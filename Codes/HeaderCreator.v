==> flow/design.v <==
`timescale 1ns / 1ps
module Header(
    input clk,
    input en,
    input [15:0] inp,
    output reg [15:0] outp
    );
    reg [15:0] FIFOM [2:0];
    reg v = 0;
    reg [2:0] count = 0;
	integer i;
	initial begin
		FIFOM[0] <= 16'hffff;
		FIFOM[1] <= 16'hffff;
		FIFOM[2] <= 16'hffff;
	end
    always @ (posedge clk) begin
        if (en) begin
            	outp <= FIFOM[2];
            	FIFOM[2] <= FIFOM[1];
            	FIFOM[1] <= FIFOM[0];
            	FIFOM[0] <= inp;
            	v <= 1;
            	count <= 0;
        end
        else if (v) begin
            if (count < 3) begin
                count <= count + 1;
                outp <= FIFOM[2];
                FIFOM[2] <= FIFOM[1];
                FIFOM[1] <= FIFOM[0];
            end
            else begin
                v <= 0;
				FIFOM[0] <= 16'hffff;
				FIFOM[1] <= 16'hffff;
				FIFOM[2] <= 16'hffff;
            end
        end
    end
endmodule
### Step by step through the tools: Header

Tool output for the design above, in the order of the flow.
Lines are those of the file above, counted from 1.
Library cell names are shortened.
Not given: -

* top: Header
* clock port: clk
* cell library: sky130hd
* timing corner: tt_025C_1v80

### After elaboration

Yosys after proc, flatten, opt, wreduce and memory -nomap, before mapping. Print and check cells are not counted. Equal cells are merged and count once.

* add/subtract/negate cells: 1
* $lt $le $gt $ge: 1
* multiplexer cells: 12
* reduce/logical cells: 4

Operator list (number)
* 16-bit two-way mux: 10
* 2-bit AND reduction: 2
* 2-bit nonzero test: 2
* 3-bit by 1-bit adder with 3-bit output with constant B: 1
* 3-bit by 2-bit < comparator with 1-bit output with constant B: 1
* 1-bit two-way mux: 2

* bits in registers: 68
* bits of input ports: 18
* output and inout bits: 16
* elaborated cells: 24

### Longest topological paths

Yosys ltp: most cells in a row. Word level: on the elaborated netlist, between registers, memories and ports. Mapped: between sequential cells and ports; inverters and the memories' decode and read muxes count.

* word-level depth: 4
* ABC_AREA: 1
* depth in mapped cells: 5
* depth with buffers taken out: 5

### Netlist

The flow's flattened synthesis, as Yosys stat reports it; memories are mapped. The netlist is that of the ABC_AREA named above (0 if unset); the other value can give another one.

Cell types
* edfxtp_1: number 64, area in all 1.92E+03 um2
* nand2_1: number 50, area in all 187.68 um2
* inv_1: number 36, area in all 135.13 um2
* nor2_1: number 22, area in all 82.579 um2
* dfxtp_1: number 4, area in all 80.077 um2
* a21oi_1: number 13, area in all 65.062 um2
* buf_6: number 3, area in all 33.782 um2
* o21ai_0: number 6, area in all 30.029 um2
* nand4_1: number 3, area in all 18.768 um2
* buf_2: number 3, area in all 15.014 um2
* ha_1: number 1, area in all 12.512 um2
* clkbuf_1: number 2, area in all 7.507 um2
* or2_1: number 1, area in all 6.256 um2
* or2_2: number 1, area in all 6.256 um2
* nand3_1: number 1, area in all 5.005 um2
* inv_2: number 1, area in all 3.754 um2

* standard cells after synthesis: 211
* synthesis area: 2611.3 um2
* area of sequential cells: 2001.9 um2
* flip-flops: 68
* buffers: 8

### Path before layout

Source: OpenSTA report_checks on the synthesized netlist (no wires, ideal clock, input and output delay 20% of the period each), path of least setup slack; recovery checks are left aside. Register names are those of the netlist, which keeps one name where synthesis merged equal registers.

* path type: reg2reg
* start: reg v
* end: reg FIFOM[0][0]
* period: 1.78 ns
* setup time: 0.384 ns
* time at the first pin: 0.000 ns
* arrival time: 1.043 ns
* required time: 1.396 ns
* slack: 0.352 ns
* path delay: 1.427 ns
* stages: 2
* path buffers: 0
* synthesis period reached: 1.428 ns

"path delay" is the arrival time less input delay plus setup time.
"stages": output pins that drive a net of the path, with the launching flip-flop's if there is one; two outputs of one cell count as two.
"synthesis period reached" is the clock period less the worst setup slack; recovery checks do not enter. This is arithmetic on one report: input and output delays are still those of the set period (20% each).
The rows between start and end are the longest chain of elaborated cells between them; the timing report does not say that the signal goes this way. Where chains are equally long, one stands for them.
Each line given opens the expression or statement behind the cell; cells for indexed reads and writes are added by Yosys, which also makes memories of some case tables.
Only ways into the end's enable, where the timed path ends, are counted here.

* cell sequence: dfxtp_1 -> or2_2
* length of the longest elaborated chain: 1
* elaborated cells on any way between the ends: 1
* source lines of those cells: 0
* classes of those cells: reduce/logical: 1

Ends and longest elaborated chain, post-synthesis
* start: declaration: RTL line 9 `reg v = 0;`
* start: assignment: RTL line 23 `v <= 1;`
* start: assignment: RTL line 34 `v <= 0;`
* 2-bit nonzero test
* end: assignment: RTL line 22 `FIFOM[0] <= inp;`
* end: assignment: RTL line 35 `FIFOM[0] <= 16'hffff;`
* end: declaration: RTL line 8 `reg [15:0] FIFOM [2:0];`

### Timing after layout

Path of least setup slack in the final report of record 1 (OpenROAD, finished layout, wires in). Where an end is a register, its clock arrival counts in the times.

* path type: in2reg
* start: in en
* end: reg outp[12]
* period: 2.43 ns
* input delay: 0.49 ns
* setup time: 0.36 ns
* time at the first pin: 0.49 ns
* arrival time: 1.89 ns
* required time: 2.40 ns
* slack: 0.51 ns
* stages: 4
* path buffers: 2

The rows between start and end are the longest chain of elaborated cells between them; the timing report does not say that the signal goes this way. Where chains are equally long, one stands for them.
Only ways into the end's enable, where the timed path ends, are counted here.

* cell sequence: clkdlybuf4s50_1 -> inv_2 -> buf_2 -> nand2_1
* length of the longest elaborated chain: 2
* elaborated cells on any way between the ends: 3
* source lines of those cells: 0
* classes of those cells: reduce/logical: 3

Ends and longest elaborated chain, post-layout
* start: declaration: RTL line 4 `input en,`
* 2-bit nonzero test
* 2-bit AND reduction
* end: assignment: RTL line 19 `outp <= FIFOM[2];`
* end: assignment: RTL line 29 `outp <= FIFOM[2];`
* end: declaration: RTL line 6 `output reg [15:0] outp`

Measured results for Header: 2 stored runs of the Yosys and OpenROAD flow on sky130hd. The settings differ; the order carries no meaning. The constraints put input and output delay at 20% of the set period each and load the outputs with 0.01 pF.
By "period achieved" is meant the clock period of the run minus its worst setup slack. This is arithmetic on one report: input and output delays are still those of the set period (20% each).
"allowed time less slack (worst setup path)" means the part of the period allowed to the worst setup path (the constraints hold back 20% at inputs and 20% at outputs) less its slack; where the path has registers, the arrival times of their clocks count too.

### Record 1

Settings: `period_ns=2.43`, `CORE_UTILIZATION=68`, `SETUP_SLACK_MARGIN=-0.19`, `CORE_MARGIN=9`, `CELL_PAD_IN_SITES_DETAIL_PLACEMENT=0`, `TNS_END_PERCENT=45`, `ABC_AREA=1`, `GPL_TIMING_DRIVEN=0`, `MAX_ROUTING_LAYER=met4`, `CAP_MARGIN=20`, `SLEW_MARGIN=20`

- Lowest hold slack: 0.422 ns
- Period achieved: 1.923 ns
- Post-route setup TNS: 0.000 ns
- Chip area after synthesis (Yosys): 2,611.3 um2
- Worst setup slack after layout: 0.507 ns
- Standard-cell area after layout: 3,209.3 um2
- Allowed time less slack (worst setup path): 1.44 ns
- Worst setup path kind: in2reg
- Overall die area: 6,395.2 um2

### Record 2

Settings: `period_ns=2.31`, `CORE_UTILIZATION=72`, `SETUP_SLACK_MARGIN=-0.07`, `PLACE_DENSITY_LB_ADDON=0.12`, `CORE_MARGIN=4`, `CTS_CLUSTER_DIAMETER=111`, `CAP_MARGIN=5`, `MIN_ROUTING_LAYER=met1`, `MAX_ROUTING_LAYER=met5`, `SLEW_MARGIN=20`

- Lowest hold slack: 0.428 ns
- Period achieved: 1.732 ns
- Post-route setup TNS: 0.000 ns
- Chip area after synthesis (Yosys): 2,600.0 um2
- Worst setup slack after layout: 0.578 ns
- Standard-cell area after layout: 3,066.7 um2
- Allowed time less slack (worst setup path): 1.27 ns
- Worst setup path kind: reg2out
- Overall die area: 4,636.2 um2
