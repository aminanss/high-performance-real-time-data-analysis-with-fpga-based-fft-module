==> flow/design.v <==
`timescale 1ns / 1ps
module scrambler(
    input clk,
    input en,
    input [15:0] inp,
    output reg [15:0] outp
    );
    reg [17:0] X = 18'h00001;
    reg [17:0] Y = 18'h3ffff;
    wire x_feed, x_ff;
	 wire y_feed, y_ff;
    wire z_ni, z_ni2;
	 wire [1:0] R_n;
	 assign x_feed 	= X[0] ^ X[7];
	 assign y_feed 	= Y[10] ^ Y[7] ^ Y[5] ^ Y[0];
	 assign x_ff 		= X[4] ^ X[6] ^ X[15];
	 assign y_ff 		= Y[5] ^ Y[6] ^ Y[8] ^ Y[9] ^ Y[10] ^ Y[11] ^ Y[12] ^ Y[13] ^ Y[14] ^ Y[15];
	 assign z_ni 		= X[0] ^ Y[0];
	 assign z_ni2 		= x_ff ^ y_ff;
	 assign R_n 		= z_ni +(z_ni2 << 1);
    always @(posedge clk)begin
	     outp <= 0;
        if(en)begin
				X 			<= {x_feed, X[17:1]};
				Y 			<= {y_feed, Y[17:1]};
            outp 		<= (R_n == 0) ? inp:
							(R_n == 1) ? {inp[7:0], -inp[15:8]}:
							(R_n == 2) ? -inp:
							(R_n == 3) ? {-inp[7:0], inp[15:8]}:
							inp;
        end    
    end
endmodule
-- From RTL to reports: scrambler
The steps from the RTL of scrambler to its reports follow in flow order.
Line numbers count from 1 in the design file above.
Not given: n/a
- top: scrambler
- clock: clk
- library: sky130hd
- library corner: tt_025C_1v80

-- Elaborated design
Counts by Yosys on the flattened word-level netlist (proc, flatten, opt, wreduce; memories kept). Register bits leave out memories and registers merged into their read ports (data or address); mux counts leave out enables and synchronous resets folded into registers. Print and check cells are left out. Cells with the same type and inputs are merged into one.
- register bits after elaboration: 52
- noted cells after elaboration: 32
- add/sub/neg operators: 4
- equal/unequal tests: 3
- muxes and demuxes at 4
- noted bitwise gates (word level): 17
- reduce/logical cells: 1
- operator list (kind ; count):
    2-to-1 mux 16 bit ; 4
    bitwise XOR 1 bit ; 17
    negator 16 bit ; 1
    negator 8 bit ; 2
    equality test 2 bit with constant B ; 2
    adder 1 x 2 -> 2 bit ; 1
    equality test 2 x 1 -> 1 bit with constant B ; 1
    zero test 2 bit ; 1

-- Longest topological paths
Longest topological path by Yosys (ltp), each cell counted once; first at word level (registers and memories cut), then after technology mapping (sequential cells cut; the memories' decode and read muxes count).
- depth after elaboration at 16
- ABC_AREA: 0
- mapped depth: 7
- depth with buffers taken out: 7

-- Netlist
Yosys stat after the flow's synthesis: flattened, memories mapped to cells. It holds for the ABC_AREA given above (unset counts as 0); a run with the other value may have another netlist.
- cell count: 165
- synthesis area at 2224.6 µm²
- area of sequential cells at 1401.3 µm²
- flip-flop cells: 52
- buffers at 3
- cells by type (cell type ; count):
    sky130_fd_sc_hd__edfxtp_1 ; 36
    sky130_fd_sc_hd__dfxtp_1 ; 16
    sky130_fd_sc_hd__xnor2_1 ; 17
    sky130_fd_sc_hd__xor2_1 ; 10
    sky130_fd_sc_hd__o22ai_1 ; 9
    sky130_fd_sc_hd__nand2_1 ; 14
    sky130_fd_sc_hd__xnor3_2 ; 2
    sky130_fd_sc_hd__o21ai_0 ; 7
    sky130_fd_sc_hd__nor2_1 ; 8
    sky130_fd_sc_hd__xnor2_4 ; 1
    sky130_fd_sc_hd__mux4_1 ; 1
    sky130_fd_sc_hd__a21oi_1 ; 5
    sky130_fd_sc_hd__ha_1 ; 2
    sky130_fd_sc_hd__nor2b_1 ; 4
    sky130_fd_sc_hd__inv_1 ; 6
    sky130_fd_sc_hd__o2111a_1 ; 2
    sky130_fd_sc_hd__xnor3_1 ; 1
    sky130_fd_sc_hd__or3_1 ; 3
Other cell types: 16; their cells: 21.

-- Worst setup path after synthesis
Path of least setup slack by OpenSTA after synthesis, without wires, with an ideal clock, recovery checks aside; 20% of the period is set as input and as output delay. Where synthesis merged equal registers, the netlist keeps one of their names.
- path type: flip-flop to flip-flop
- from: register Y[5]
- to: register outp[1]
- period at 2.09 ns
- setup time at 0.115 ns
- data arrival time: 2.057 ns
- required time: 1.975 ns
- slack: -0.082 ns
- noted path delay: 2.172 ns
- stages: 6
- buffers on the path: 0
- noted synthesis period reached: 2.172 ns
"path delay" = arrival - input delay + setup time.
"stages": output pins that drive a net of the path, with the launching flip-flop's if there is one; two outputs of one cell count as two.
"synthesis period reached" is the clock period less the worst setup slack; recovery checks do not enter. This is arithmetic on one report: input and output delays are still those of the set period (20% each).
Between the ends stands the longest chain of elaborated cells between them, by number of cells; it is not shown to be the way that was timed. Of several equally long chains one is given.
Each line given opens the expression or statement behind the cell; cells for indexed reads and writes are added by Yosys, which also makes memories of some case tables.
- cells stage by stage: sky130_fd_sc_hd__edfxtp_1 > sky130_fd_sc_hd__xor2_1 > sky130_fd_sc_hd__xnor3_2 > sky130_fd_sc_hd__xnor2_4 > sky130_fd_sc_hd__mux4_1 > sky130_fd_sc_hd__and2_1
- length of the longest elaborated chain: 16
- noted elaborated cells on any way between the ends: 19
- classes of those cells: 1 x add/sub; 3 x eq/ne; 4 x mux; 10 x logic; 1 x reduce/logical
- ends and longest elaborated chain, post-synthesis (item ; RTL line ; source):
    start: declaration ; 9 ; reg [17:0] Y = 18'h3ffff;
    start: assignment ; 25 ; Y <= {y_feed, Y[17:1]};
    bitwise XOR 1 bit x9 ; 17 ; assign y_ff = Y[5] ^ Y[6] ^ Y[8] ^ Y[9] ^ Y[10] ^ Y[11] ^ Y[12] ^ Y[13] ^ Y[14] ^ Y[15];
    bitwise XOR 1 bit ; 19 ; assign z_ni2 = x_ff ^ y_ff;
    adder 1 x 2 -> 2 bit ; 20 ; assign R_n = z_ni +(z_ni2 << 1);
    equality test 2 bit ; 29 ; (R_n == 3) ? {-inp[7:0], inp[15:8]}:
    2-to-1 mux 16 bit ; 29 ;
    2-to-1 mux 16 bit ; 28 ; (R_n == 2) ? -inp:
    2-to-1 mux 16 bit ; 27 ; (R_n == 1) ? {inp[7:0], -inp[15:8]}:
    2-to-1 mux 16 bit ; 26 ; outp <= (R_n == 0) ? inp:
    end: assignment ; 22 ; outp <= 0;
    end: assignment ; 26 ;
    end: declaration ; 6 ; output reg [15:0] outp

-- Path in the finished layout
From the final timing report of flow run 1: the path of least setup slack in the routed layout; clock arrival at registers is part of the times.
- path type: flip-flop to flip-flop
- from: register Y[5]
- to: register outp[8]
- period at 2.63 ns
- setup time at 0.10 ns
- data arrival time: 2.56 ns
- required time: 2.82 ns
- slack: 0.26 ns
- stages: 8
- buffers on the path: 1
Between the ends stands the longest chain of elaborated cells between them, by number of cells; it is not shown to be the way that was timed. Of several equally long chains one is given.
- cells stage by stage: sky130_fd_sc_hd__edfxtp_1 > sky130_fd_sc_hd__xor2_1 > sky130_fd_sc_hd__xnor3_2 > sky130_fd_sc_hd__xnor2_4 > sky130_fd_sc_hd__buf_4 > sky130_fd_sc_hd__nand2_1 > sky130_fd_sc_hd__xnor2_1 > sky130_fd_sc_hd__a211oi_1
- length of the longest elaborated chain: 16
- noted elaborated cells on any way between the ends: 19
- classes of those cells: 1 x add/sub; 3 x eq/ne; 4 x mux; 10 x logic; 1 x reduce/logical
- ends and longest elaborated chain, post-layout (item ; RTL line ; source):
    start: declaration ; 9 ; reg [17:0] Y = 18'h3ffff;
    start: assignment ; 25 ; Y <= {y_feed, Y[17:1]};
    bitwise XOR 1 bit x9 ; 17 ; assign y_ff = Y[5] ^ Y[6] ^ Y[8] ^ Y[9] ^ Y[10] ^ Y[11] ^ Y[12] ^ Y[13] ^ Y[14] ^ Y[15];
    bitwise XOR 1 bit ; 19 ; assign z_ni2 = x_ff ^ y_ff;
    adder 1 x 2 -> 2 bit ; 20 ; assign R_n = z_ni +(z_ni2 << 1);
    equality test 2 bit ; 29 ; (R_n == 3) ? {-inp[7:0], inp[15:8]}:
    2-to-1 mux 16 bit ; 29 ;
    2-to-1 mux 16 bit ; 28 ; (R_n == 2) ? -inp:
    2-to-1 mux 16 bit ; 27 ; (R_n == 1) ? {inp[7:0], -inp[15:8]}:
    2-to-1 mux 16 bit ; 26 ; outp <= (R_n == 0) ? inp:
    end: assignment ; 22 ; outp <= 0;
    end: assignment ; 26 ;
    end: declaration ; 6 ; output reg [15:0] outp

Hand-over note for scrambler

2 stored runs of scrambler in the flow (synthesis by Yosys, layout by OpenROAD, sky130hd cells), in arbitrary order. Constraints: input delay and output delay 20% of the set period each, output load 0.01 pF.
"reached clock period" is the run's clock period less its worst setup slack. It is reckoned from that one timing run; input and output delays stay at 20% of the period that was set.
"time used up by the worst setup path" is the time allowed to the run's worst setup path (the clock period less input and output delay, where it has them) less its slack. Clock arrival times count: a late capture clock shortens it, a late launch clock lengthens it.

Flow run 1

==> flow/run.sh <==
#!/bin/bash
# the make line also repeats the synthesis and layout settings of config.mk as NAME=value (left out here)
make -C /OpenROAD-flow-scripts/flow DESIGN_CONFIG=/design/flow/config.mk WORK_HOME=/design/flow/orfs CLKGATE_MAP_FILE= finish
==> flow/config.mk <==
export PLATFORM = sky130hd
export DESIGN_NAME = scrambler
export DESIGN_NICKNAME = scrambler
export VERILOG_FILES = /design/flow/design.v
export SDC_FILE = /design/flow/constraint.sdc
export NUM_CORES = 4
export LEC_CHECK = 0
export CAP_MARGIN = 20
export CORE_MARGIN = 2
export CORE_UTILIZATION = 40
export SETUP_SLACK_MARGIN = 0.11
export SLEW_MARGIN = 20
==> flow/constraint.sdc <==
create_clock -name core_clock -period 2.63 [get_ports {clk}]
set_input_delay 0.5260 -clock core_clock [delete_from_list [all_inputs] [get_ports {clk}]]
set_output_delay 0.5260 -clock core_clock [all_outputs]
set_load 0.01 [all_outputs]

Measured in flow run 1:
- smallest hold slack at 0.431 ns
- reached clock period at 2.369 ns
- utilization of the finished layout at 51.9%
- summed negative setup slack: 0.000 ns
- noted the lowest setup slack: 0.261 ns
- noted the die outline area: 6174.0 µm²
- noted the time used up by the worst setup path: 2.37 ns
- worst setup path type: flip-flop to flip-flop
- noted the synthesized cell area: 2224.6 µm²

Flow run 2

==> flow/run.sh <==
#!/bin/bash
# the make line also repeats the synthesis and layout settings of config.mk as NAME=value (left out here)
make -C /OpenROAD-flow-scripts/flow DESIGN_CONFIG=/design/flow/config.mk WORK_HOME=/design/flow/orfs CLKGATE_MAP_FILE= finish
==> flow/config.mk <==
export PLATFORM = sky130hd
export DESIGN_NAME = scrambler
export DESIGN_NICKNAME = scrambler
export VERILOG_FILES = /design/flow/design.v
export SDC_FILE = /design/flow/constraint.sdc
export NUM_CORES = 4
export LEC_CHECK = 0
export ABC_AREA = 1
export CAP_MARGIN = 20
export CELL_PAD_IN_SITES_GLOBAL_PLACEMENT = 0
export CORE_MARGIN = 2
export CORE_UTILIZATION = 52
export GPL_TIMING_DRIVEN = 1
export PLACE_DENSITY = 0.84
export SETUP_SLACK_MARGIN = 0.73
export SLEW_MARGIN = 20
==> flow/constraint.sdc <==
create_clock -name core_clock -period 2.8 [get_ports {clk}]
set_input_delay 0.5600 -clock core_clock [delete_from_list [all_inputs] [get_ports {clk}]]
set_output_delay 0.5600 -clock core_clock [all_outputs]
set_load 0.01 [all_outputs]

Measured in flow run 2:
- noted the time used up by the worst setup path: 2.03 ns
- worst setup path type: flip-flop to flip-flop
- noted the die outline area: 5969.9 µm²
- noted the lowest setup slack: 0.775 ns
- reached clock period at 2.025 ns
- summed negative setup slack: 0.000 ns
- utilization of the finished layout at 69.8%
- noted the synthesized cell area: 2791.4 µm²
- smallest hold slack at 0.417 ns

End of note.
